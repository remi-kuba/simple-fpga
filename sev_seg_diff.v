==> flow/design.v <==
`timescale 1ns / 1ps
module sev_seg(
    input CLK_100MHZ,
    input [15:0] SW,
    output [15:0] LED,
    output reg [3:0] D0_AN,
    output [7:0] D0_SEG,
    output reg [3:0] D1_AN,
    output [7:0] D1_SEG,
    output reg [2:0] RGB1
    );
    reg [20:0] cnt;
    reg [3:0] split0;
    reg [3:0] split1;
    always @(posedge CLK_100MHZ) begin
        cnt <= cnt + 1;
        if (cnt < 499999) begin
            split0 <= 4'hD;
            split1 <= SW[3:0];
            D0_AN <= 4'b0111;
            D1_AN <= 4'b0111;
        end else if (cnt < 999999) begin 
            split0 <= 4'h0;
            split1 <= SW[7:4];
            D0_AN <= 4'b1011;
            D1_AN <= 4'b1011;
        end else if (cnt < 1499999) begin 
            split0 <= 4'h0;
            split1 <= SW[11:8];
            D0_AN <= 4'b1101;
            D1_AN <= 4'b1101;
        end else if (cnt < 1999999) begin 
            split0 <= 4'hF;
            split1 <= SW[15:12];
            D0_AN <= 4'b1110;
            D1_AN <= 4'b1110;
        end else if (cnt == 1999999) begin
            cnt <= 0;
        end
    end
    bto7s top (.x_in(split0), .s_out(D0_SEG));
    bto7s bottom (.x_in(split1), .s_out(D1_SEG));
    assign LED = SW;
endmodule
module bto7s (
    input [3:0] x_in,
    output [7:0] s_out
);
    assign s_out[0] = (x_in[3] & x_in[2] & ~x_in[1] & x_in[0]) | 
                      (x_in[3] & ~x_in[2] & x_in[1] & x_in[0]) |
                      (~x_in[3] & x_in[2] & ~x_in[1] & ~x_in[0]) |
                      (~x_in[3] & ~x_in[2] & ~x_in[1] & x_in[0]);
   assign s_out[1] = (~x_in[3] & x_in[2] & ~x_in[1] & x_in[0]) | 
                     (~x_in[3] & x_in[2] & x_in[1] & ~x_in[0]) |
                     (x_in[3] & ~x_in[2] & x_in[1] & x_in[0]) |
                     (x_in[3] & x_in[2] & ~x_in[1] & ~x_in[0]) |
                     (x_in[3] & x_in[2] & x_in[1]);
   assign s_out[2] = (x_in == 8'h2 | x_in == 8'hC)? 1 : (x_in[3] & x_in[2] & x_in[1]);
   assign s_out[3] = (x_in == 8'h1 | x_in == 8'h4 | x_in == 8'h7 | x_in == 8'hA | x_in == 8'hF)? 1 : 0;
   assign s_out[4] = (x_in == 8'h1 | x_in == 8'h3 | x_in == 8'h4 | x_in == 8'h5 | x_in == 8'h7 | x_in == 8'h9)? 1 : 0;
   assign s_out[5] = (x_in == 8'h1 | x_in == 8'h2 | x_in == 8'h3 | x_in == 8'h7 | x_in == 8'hD)? 1 : 0;
   assign s_out[6] = (x_in == 8'h0 | x_in == 8'h1 | x_in == 8'h7 | x_in == 8'hC)? 1 : 0;
   assign s_out[7] = 1;
endmodule
**From RTL to reports: sev_seg**

Tool output for the design above, in the order of the flow.
Lines are those of the file above, counted from 1.
Library cell names are shortened.
The mark n/a stands for no value.

- Design top: sev_seg
- Clock port: CLK_100MHZ
- Standard-cell library: sky130hd
- Corner: tt_025C_1v80

**After elaboration**

Yosys after proc, flatten, opt, wreduce and memory -nomap, before mapping. Memory bits, and registers merged into a memory's read port (data or address), are not among the register bits. Print and check cells are not counted.

- Register bits after elaboration: 33
- Bits of input ports: 17

- Add/subtract/negate cells: 1
- Order comparisons: 4
- Equal/unequal tests: 23
- Multiplexer cells: 25
- Bitwise gates (word level): 94
- Reduce/logical cells: 7

Operator list:

| kind | number |
|---|---|
| two-way mux 21 bit | 5 |
| bitwise OR 1 bit | 48 |
| less-than comparator 21 bit with constant B | 2 |
| == test 4 bit with constant B | 10 |
| two-way mux 4 bit | 10 |
| bitwise AND 1 bit | 38 |
| == test 4 x 3 -> 1 bit with constant B | 6 |
| adder 21 x 1 -> 21 bit with constant B | 1 |
| less-than comparator 21 x 19 -> 1 bit with constant B | 1 |
| less-than comparator 21 x 20 -> 1 bit with constant B | 1 |
| == test 21 bit with constant B | 1 |
| == test 4 x 2 -> 1 bit with constant B | 4 |
| two-way mux 1 bit | 10 |
| NOT 1 bit | 8 |
| == test 4 x 1 -> 1 bit with constant B | 2 |
| logical NOT 4 bit | 2 |
| nonzero test 4 bit | 1 |
| nonzero test 3 bit | 1 |
| OR reduction 3 bit | 1 |
| nonzero test 2 bit | 1 |
| OR reduction 2 bit | 1 |

**Depth**

Depth = most cells in a row (Yosys ltp): at word level without a register or memory, in the mapped netlist without a sequential cell, where the memories' decode and read muxes count.

- Word-level depth: 8
- ABC_AREA: 1
- Mapped depth: 12

**After synthesis**

Source: synth_stat.txt of the flow (Yosys; design flattened, memories mapped). It holds for the ABC_AREA given above (unset counts as 0); a run with the other value may have another netlist.
Totals and module areas in this step are rounded.

- Mapped cells: 324
- Cell area after synthesis: 2,250 µm²
- Sequential part of the area: 661 µm²
- Flip-flops: 31
- Buffer cells: 28

Cells by type:

| cell type | number | total area (µm²) |
|---|---|---|
| dfxtp_1 | 27 | 540.518 |
| nand2_1 | 71 | 266.506 |
| buf_4 | 26 | 195.187 |
| nand3_1 | 35 | 175.168 |
| inv_1 | 46 | 172.666 |
| xor2_1 | 16 | 140.134 |
| edfxtp_1 | 4 | 120.115 |
| nor2_1 | 26 | 97.594 |
| ha_1 | 6 | 75.072 |
| nor2_4 | 6 | 67.565 |
| nand2_2 | 8 | 50.048 |
| a21oi_1 | 7 | 35.034 |
| nand3_2 | 3 | 30.029 |
| nand3b_1 | 4 | 30.029 |
| nor3_1 | 6 | 30.029 |
| nor3_2 | 3 | 30.029 |
| o21ai_0 | 4 | 20.019 |
| nor2_2 | 3 | 18.768 |

Not listed: further types 14, cells in them 23.

**Worst setup path after synthesis**

OpenSTA on the mapped netlist: ideal clock, no wires. The path of least setup slack (recovery checks aside). Input and output delay are each 20% of the period. Register names are those of the netlist, which keeps one name where synthesis merged equal registers.

- Kind: reg-to-output
- From: register split1[1]
- To: output port D1_SEG[1]
- Clock period: 1.94 ns
- External output delay: 0.388 ns
- Launch time at the first pin: 0.000 ns
- Arrival time: 1.109 ns
- Data required time: 1.552 ns
- Slack: 0.443 ns
- Path delay: 1.109 ns
- Stages: 4
- Path buffers: 0
- Synthesis period reached: 1.497 ns

"path delay" = arrival - input delay + setup time.
At an output port there is no setup time.
"stages": output pins that drive a net of the path, with the launching flip-flop's if there is one; two outputs of one cell count as two.
"synthesis period reached" = period - worst setup slack (recovery checks aside). The figure is calculated, with input and output delays left at 20% of the set period.
The rows between start and end are the longest chain of elaborated cells between them; the timing report does not say that the signal goes this way. Where chains are equally long, one stands for them.
Each line given opens the expression or statement behind the cell; cells for indexed reads and writes are added by Yosys, which also makes memories of some case tables.
At most two assigning lines are given for a register; there are more.

- Cell sequence: edfxtp_1 -> nand2_1 -> inv_1 -> o311ai_0
- Cells in the longest elaborated chain: 7
- Elaborated cells between the ends (all ways): 14
- Classes of those cells: logic: 14

Ends and longest elaborated chain, post-synthesis:

| what | line | RTL |
|---|---|---|
| start, declared | 14 | `reg [3:0] split1;` |
| start, assigned | 19 | `split1 <= SW[3:0];` |
| start, assigned | 24 | `split1 <= SW[7:4];` |
| NOT 1 bit | 53 | `assign s_out[1] = (~x_in[3] & x_in[2] & ~x_in[1] & x_in[0]) \|` |
| bitwise AND 1 bit (2 in a row) | 53 |  |
| bitwise OR 1 bit (4 in a row) | 53 |  |
| end, declared | 9 | `output [7:0] D1_SEG,` |

**Worst path after layout**

Path of least setup slack in the final report of flow run A (OpenROAD, finished layout, wires in). Where an end is a register, its clock arrival counts in the times.

- Kind: reg-to-output
- From: register split1[2]
- To: output port D1_SEG[3]
- Clock period: 2.3 ns
- External output delay: 0.46 ns
- Launch time at the first pin: 0.28 ns
- Arrival time: 1.71 ns
- Data required time: 1.84 ns
- Slack: 0.13 ns
- Stages: 5
- Path buffers: 1

The rows between start and end are the longest chain of elaborated cells between them; the timing report does not say that the signal goes this way. Where chains are equally long, one stands for them.
At most two assigning lines are given for a register; there are more.

- Cell sequence: edfxtp_1 -> nor2_2 -> a22oi_2 -> nand3_1 -> clkdlybuf4s50_1
- Cells in the longest elaborated chain: 6
- Elaborated cells between the ends (all ways): 10
- Classes of those cells: eq/ne: 5; mux: 1; logic: 4

Ends and longest elaborated chain, after layout:

| what | line | RTL |
|---|---|---|
| start, declared | 14 | `reg [3:0] split1;` |
| start, assigned | 19 | `split1 <= SW[3:0];` |
| start, assigned | 24 | `split1 <= SW[7:4];` |
| == test 4 x 1 -> 1 bit | 59 | `assign s_out[3] = (x_in == 8'h1 \| x_in == 8'h4 \| x_in == 8'h7 \| x_in == 8'hA \| x_in == 8'hF)? 1 : 0;` |
| bitwise OR 1 bit (4 in a row) | 59 |  |
| two-way mux 1 bit | 59 |  |
| end, declared | 9 | `output [7:0] D1_SEG,` |

Subject: flow runs of sev_seg

Hi,

Below are 2 stored runs of the flow (Yosys, OpenROAD; platform sky130hd) on sev_seg, each with its settings and what was measured, unordered. Constraints: input delay and output delay 20% of the set period each, output load 0.01 pF.
By "achieved clock period" is meant the clock period of the run minus its worst setup slack. This is arithmetic on one report: input and output delays are still those of the set period (20% each).
"time of the worst setup path": the worst setup path's part of the clock period (all of it between registers, 20% less for each end at a port) less its slack. A launch clock that arrives late makes it longer, a capture clock that arrives late makes it shorter.
"total power after layout" rests on the timing tool's default activity at the inputs, not on a simulated workload.
The measured numbers are rounded.

### Flow run A

Settings: `period_ns=2.3`, `CORE_UTILIZATION=19`, `SETUP_SLACK_MARGIN=0.25`, `PLACE_DENSITY=0.42`, `CELL_PAD_IN_SITES_GLOBAL_PLACEMENT=2`, `CELL_PAD_IN_SITES_DETAIL_PLACEMENT=1`, `ABC_AREA=1`, `GPL_ROUTABILITY_DRIVEN=0`, `CAP_MARGIN=5`, `SLEW_MARGIN=0`, `CORE_MARGIN=2`

- Area of the die: 12,700 µm²
- Time of the worst setup path: 1.71 ns
- Critical path type: reg-to-output
- Total power after layout: 1,420 uW
- Standard-cell area after routing: 3,020 µm²
- Setup slack of the critical path: 0.130 ns
- Sum of negative setup slack: 0.000 ns
- Area of the synthesized netlist: 2,250 µm²
- Achieved clock period: 2.170 ns
- Smallest hold slack: 0.399 ns
- Utilization of the finished layout: 26.4 %

### Flow run B

Settings: `period_ns=1.92`, `CAP_MARGIN=20`, `CORE_MARGIN=2`, `CORE_UTILIZATION=40`, `SLEW_MARGIN=20`

- Sum of negative setup slack: -0.032 ns
- Time of the worst setup path: 1.57 ns
- Critical path type: reg-to-output
- Smallest hold slack: 0.397 ns
- Area of the die: 5,620 µm²
- Setup slack of the critical path: -0.032 ns
- Utilization of the finished layout: 59.1 %
- Achieved clock period: 1.952 ns
- Standard-cell area after routing: 2,830 µm²
- Total power after layout: 1,220 uW
- Area of the synthesized netlist: 2,010 µm²

Regards
